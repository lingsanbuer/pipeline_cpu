==> flow/design.v <==
`timescale 1ns / 1ps
module uart_buffer (
    input clk, rst,
    input wire ready,
    input wire [7:0] sim_uart_char,
    input wire sim_uart_char_valid,
    output wire busy,
    output reg send,
    output reg [7:0] datao
);
    localparam SIZE = 256;
    reg[7:0] buffer[0:SIZE-1];
    reg [8:0] head;
    reg [8:0] tail;
    reg full;
    wire [8:0] next_tail = (tail == SIZE-1)? 0 : tail+1;
    wire update_head = ready && (head != tail || full);
    wire [8:0] next_head = update_head ? 
                           head == SIZE-1 ? 0 : head+1 
                           : head;
    assign busy = full;
    always@(posedge clk) begin
        if(rst) begin
            head <= 0;
            tail <= 0; 
            full <= 0;
        end else begin
            if (update_head) begin
                datao <= buffer[head];
                send <= 1'b1;
                head <= (head == SIZE-1)? 0 : head+1;
                full <= 0;
            end
            if (sim_uart_char_valid) begin
                buffer[tail] <= sim_uart_char;
                tail <= next_tail;
                full <= next_tail == next_head;
            end
            if (send == 1'b1) begin
                send <= 1'b0;
            end 
        end
    end
endmodule
* From RTL to reports: uart_buffer
Tool output for the design above, in the order of the flow. Line numbers count from 1 in the design file above. Not given: n/a
Set-up: top module uart_buffer, clock input clk, cell library sky130hd, corner tt_025C_1v80

* Word level
Yosys after proc, flatten, opt, wreduce and memory -nomap, before mapping. Memory bits, and registers merged into a memory's read port (data or address), are not among the register bits. Print and check cells are not counted. Equal cells are merged and count once. Yosys's memory passes give these memory sizes; they may raise the number of words (mostly to a power of two), join words into wider ones and drop unused or constant bits.
Bit counts: bits in registers 20, RAM bits 2048, clocked read ports x word width 8, memories kept 1, cells after elaboration 28
Cells by class: $add $sub $neg 2, eq/ne operators 4, multiplexer cells 12, bitwise gates (word level) 1, reductions and logical operators 4
Memory list:
- buffer | words 256, bits a word 8, rd ports 1, write ports 1, RTL line 12 | reg[7:0] buffer[0:SIZE-1];
Operator list (number):
- two-way mux 8 bit | 4
- two-way mux 9 bit | 3
- adder 9 x 1 -> 9 bit (second input constant) | 2
- equality test 9 x 8 -> 1 bit (second input constant) | 2
- equality test 9 bit | 1
- != test 9 bit | 1
- two-way mux 1 bit | 5
- AND reduction 2 bit | 1
- nonzero test 2 bit | 1
- logical AND 1 bit | 1
- logical OR 1 bit | 1
- inverter 1 bit | 1

* Longest topological paths
Depth = most cells in a row (Yosys ltp): at word level without a register or memory, in the mapped netlist without a sequential cell, where the memories' decode and read muxes count.
Logic depth: word-level depth 6, ABC_AREA 0, mapped depth 13, depth with buffers taken out 9

* Netlist
Source: synth_stat.txt of the flow (Yosys; design flattened, memories mapped). It holds for the ABC_AREA given above (unset counts as 0); a run with the other value may have another netlist.
Cells by type:
- sky130_fd_sc_hd__edfxtp_1 | number 2057, total area 6.18E+04 sq um
- sky130_fd_sc_hd__mux4_2 | number 649, total area 1.46E+04 sq um
- sky130_fd_sc_hd__nor2_1 | number 292, total area 1.1E+03 sq um
- sky130_fd_sc_hd__clkbuf_1 | number 112, total area 420.403 sq um
- sky130_fd_sc_hd__mux2i_1 | number 41, total area 410.394 sq um
- sky130_fd_sc_hd__dfxtp_1 | number 19, total area 380.365 sq um
- sky130_fd_sc_hd__buf_2 | number 64, total area 320.307 sq um
- sky130_fd_sc_hd__nand2_1 | number 57, total area 213.955 sq um
- sky130_fd_sc_hd__nand3_1 | number 34, total area 170.163 sq um
- sky130_fd_sc_hd__buf_4 | number 17, total area 127.622 sq um
- sky130_fd_sc_hd__xor2_1 | number 13, total area 113.859 sq um
- sky130_fd_sc_hd__a22oi_1 | number 15, total area 112.608 sq um
- sky130_fd_sc_hd__nor2b_1 | number 17, total area 106.352 sq um
- sky130_fd_sc_hd__xnor2_1 | number 11, total area 96.342 sq um
- sky130_fd_sc_hd__buf_1 | number 25, total area 93.84 sq um
- sky130_fd_sc_hd__a211oi_1 | number 11, total area 82.579 sq um
- sky130_fd_sc_hd__ha_1 | number 5, total area 62.56 sq um
- sky130_fd_sc_hd__a21oi_1 | number 12, total area 60.058 sq um
Other cell types: 36; their cells: 90.
Mapped netlist: cell count 3541, mapped area 80852.5 sq um, sequential part of the area 62149.6 sq um, mapped flip-flops 2076

* Path before layout
Path of least setup slack by OpenSTA after synthesis, without wires, with an ideal clock, recovery checks aside; 20% of the period is set as input and as output delay. Where synthesis merged equal registers, the netlist keeps one of their names.
Path after synthesis: path kind register to register, start point register head[1], end point register datao[0], clock period 3310 ps, launch time at the first pin 0 ps, data arrival time 2704 ps, slack 346 ps, path delay 2963 ps, stages 10, buffers on the path 4, period reached after synthesis 2964 ps
"path delay" is the arrival time less input delay plus setup time. "stages" counts driving pins, that of a launching flip-flop among them; a cell with two outputs on the path counts twice. "period reached after synthesis" = period - worst setup slack (recovery checks aside). The figure is calculated, with input and output delays left at 20% of the set period. The rows between start and end are the longest chain of elaborated cells between them; the timing report does not say that the signal goes this way. Where chains are equally long, one stands for them. A line is the first line of the expression or statement that the cell stems from. Yosys adds cells for indexed reads and writes and turns some case tables into memories.
Between the ends, after synthesis: path through sky130_fd_sc_hd__dfxtp_1 > sky130_fd_sc_hd__buf_2 > sky130_fd_sc_hd__buf_4 > sky130_fd_sc_hd__clkbuf_1 > sky130_fd_sc_hd__clkbuf_1 > sky130_fd_sc_hd__mux4_2 > sky130_fd_sc_hd__mux4_2 > sky130_fd_sc_hd__mux4_2 > sky130_fd_sc_hd__a22oi_1 > sky130_fd_sc_hd__nand2_1, cells in the longest elaborated chain 4, elaborated cells on any way between the ends 4, RTL lines with such cells 1
Ends and longest elaborated chain, after synthesis:
- start, declared | RTL line 13 | reg [8:0] head;
- start, assigned | RTL line 24 | head <= 0;
- start, assigned | RTL line 31 | head <= (head == SIZE-1)? 0 : head+1;
- != test 9 bit | RTL line 17 | wire update_head = ready && (head != tail || full);
- logical OR 1 bit | RTL line 17
- logical AND 1 bit | RTL line 17
- AND reduction 2 bit
- end, declared | RTL line 9 | output reg [7:0] datao

* Timing after layout
From the final timing report of stored run 1: the path of least setup slack in the routed layout; clock arrival at registers is part of the times. The path's times are printed in steps of 10 ps; the period is the one set.
Path after layout: path kind register to register, start point register head[0], end point register datao[7], clock period 3540 ps, launch time at the first pin 810 ps, data arrival time 3980 ps, slack 110 ps, stages 9, buffers on the path 3
The rows between start and end are the longest chain of elaborated cells between them; the timing report does not say that the signal goes this way. Where chains are equally long, one stands for them.
Between the ends, after layout: path through sky130_fd_sc_hd__dfxtp_4 > sky130_fd_sc_hd__buf_12 > sky130_fd_sc_hd__buf_16 > sky130_fd_sc_hd__buf_4 > sky130_fd_sc_hd__mux4_2 > sky130_fd_sc_hd__mux4_2 > sky130_fd_sc_hd__mux4_2 > sky130_fd_sc_hd__a22oi_1 > sky130_fd_sc_hd__nand2_1, cells in the longest elaborated chain 4, elaborated cells on any way between the ends 4, RTL lines with such cells 1
Ends and longest elaborated chain, after layout:
- start, declared | RTL line 13 | reg [8:0] head;
- start, assigned | RTL line 24 | head <= 0;
- start, assigned | RTL line 31 | head <= (head == SIZE-1)? 0 : head+1;
- != test 9 bit | RTL line 17 | wire update_head = ready && (head != tail || full);
- logical OR 1 bit | RTL line 17
- logical AND 1 bit | RTL line 17
- AND reduction 2 bit
- end, declared | RTL line 9 | output reg [7:0] datao

Lab notebook: uart_buffer

Stored flow runs of uart_buffer (2 of them; Yosys, OpenROAD, sky130hd). They differ in their settings and are not a sequence. Constraints: input delay and output delay 20% of the set period each, output load 0.01 pF.
By "achieved period" is meant the clock period of the run minus its worst setup slack. This is arithmetic on one report: input and output delays are still those of the set period (20% each).
By "worst path time" is meant the share of the clock period that the worst setup path is allowed (20% is reserved at inputs, 20% at outputs), minus its slack. Clock arrival times at its registers enter into it.
By "total power of the final layout" is meant OpenSTA's value without simulated activity: inputs other than the clock are taken to toggle once in ten clock periods, and the tool carries that through the logic.
"worst path time" is known to 10 ps.

* Stored run 1 | settings: period_ns 3.54; CORE_UTILIZATION 68; CAP_MARGIN 20; CORE_MARGIN 2; SLEW_MARGIN 20 | results: standard-cell area of the final layout 92622.6 sq um; die area 121675.0 sq um; setup slack of the worst path 109 ps; utilization after layout 0.785; worst path time 3430 ps; worst setup path type register to register; achieved period 3431 ps; worst hold slack after layout 318 ps; Yosys chip area after synthesis 80852.5 sq um; total negative slack 0 ps; total power of the final layout 52.890 mW
* Stored run 2 | settings: period_ns 4.82; CORE_UTILIZATION 44; PLACE_DENSITY_LB_ADDON 0.07; CORE_MARGIN 7; TNS_END_PERCENT 90; GPL_TIMING_DRIVEN 1; CTS_CLUSTER_SIZE 44; CAP_MARGIN 20; SLEW_MARGIN 20 | results: standard-cell area of the final layout 91788.0 sq um; die area 195952.0 sq um; setup slack of the worst path 738 ps; utilization after layout 0.502; worst path time 4080 ps; worst setup path type register to register; achieved period 4082 ps; worst hold slack after layout 503 ps; Yosys chip area after synthesis 80852.5 sq um; total negative slack 0 ps; total power of the final layout 39.990 mW
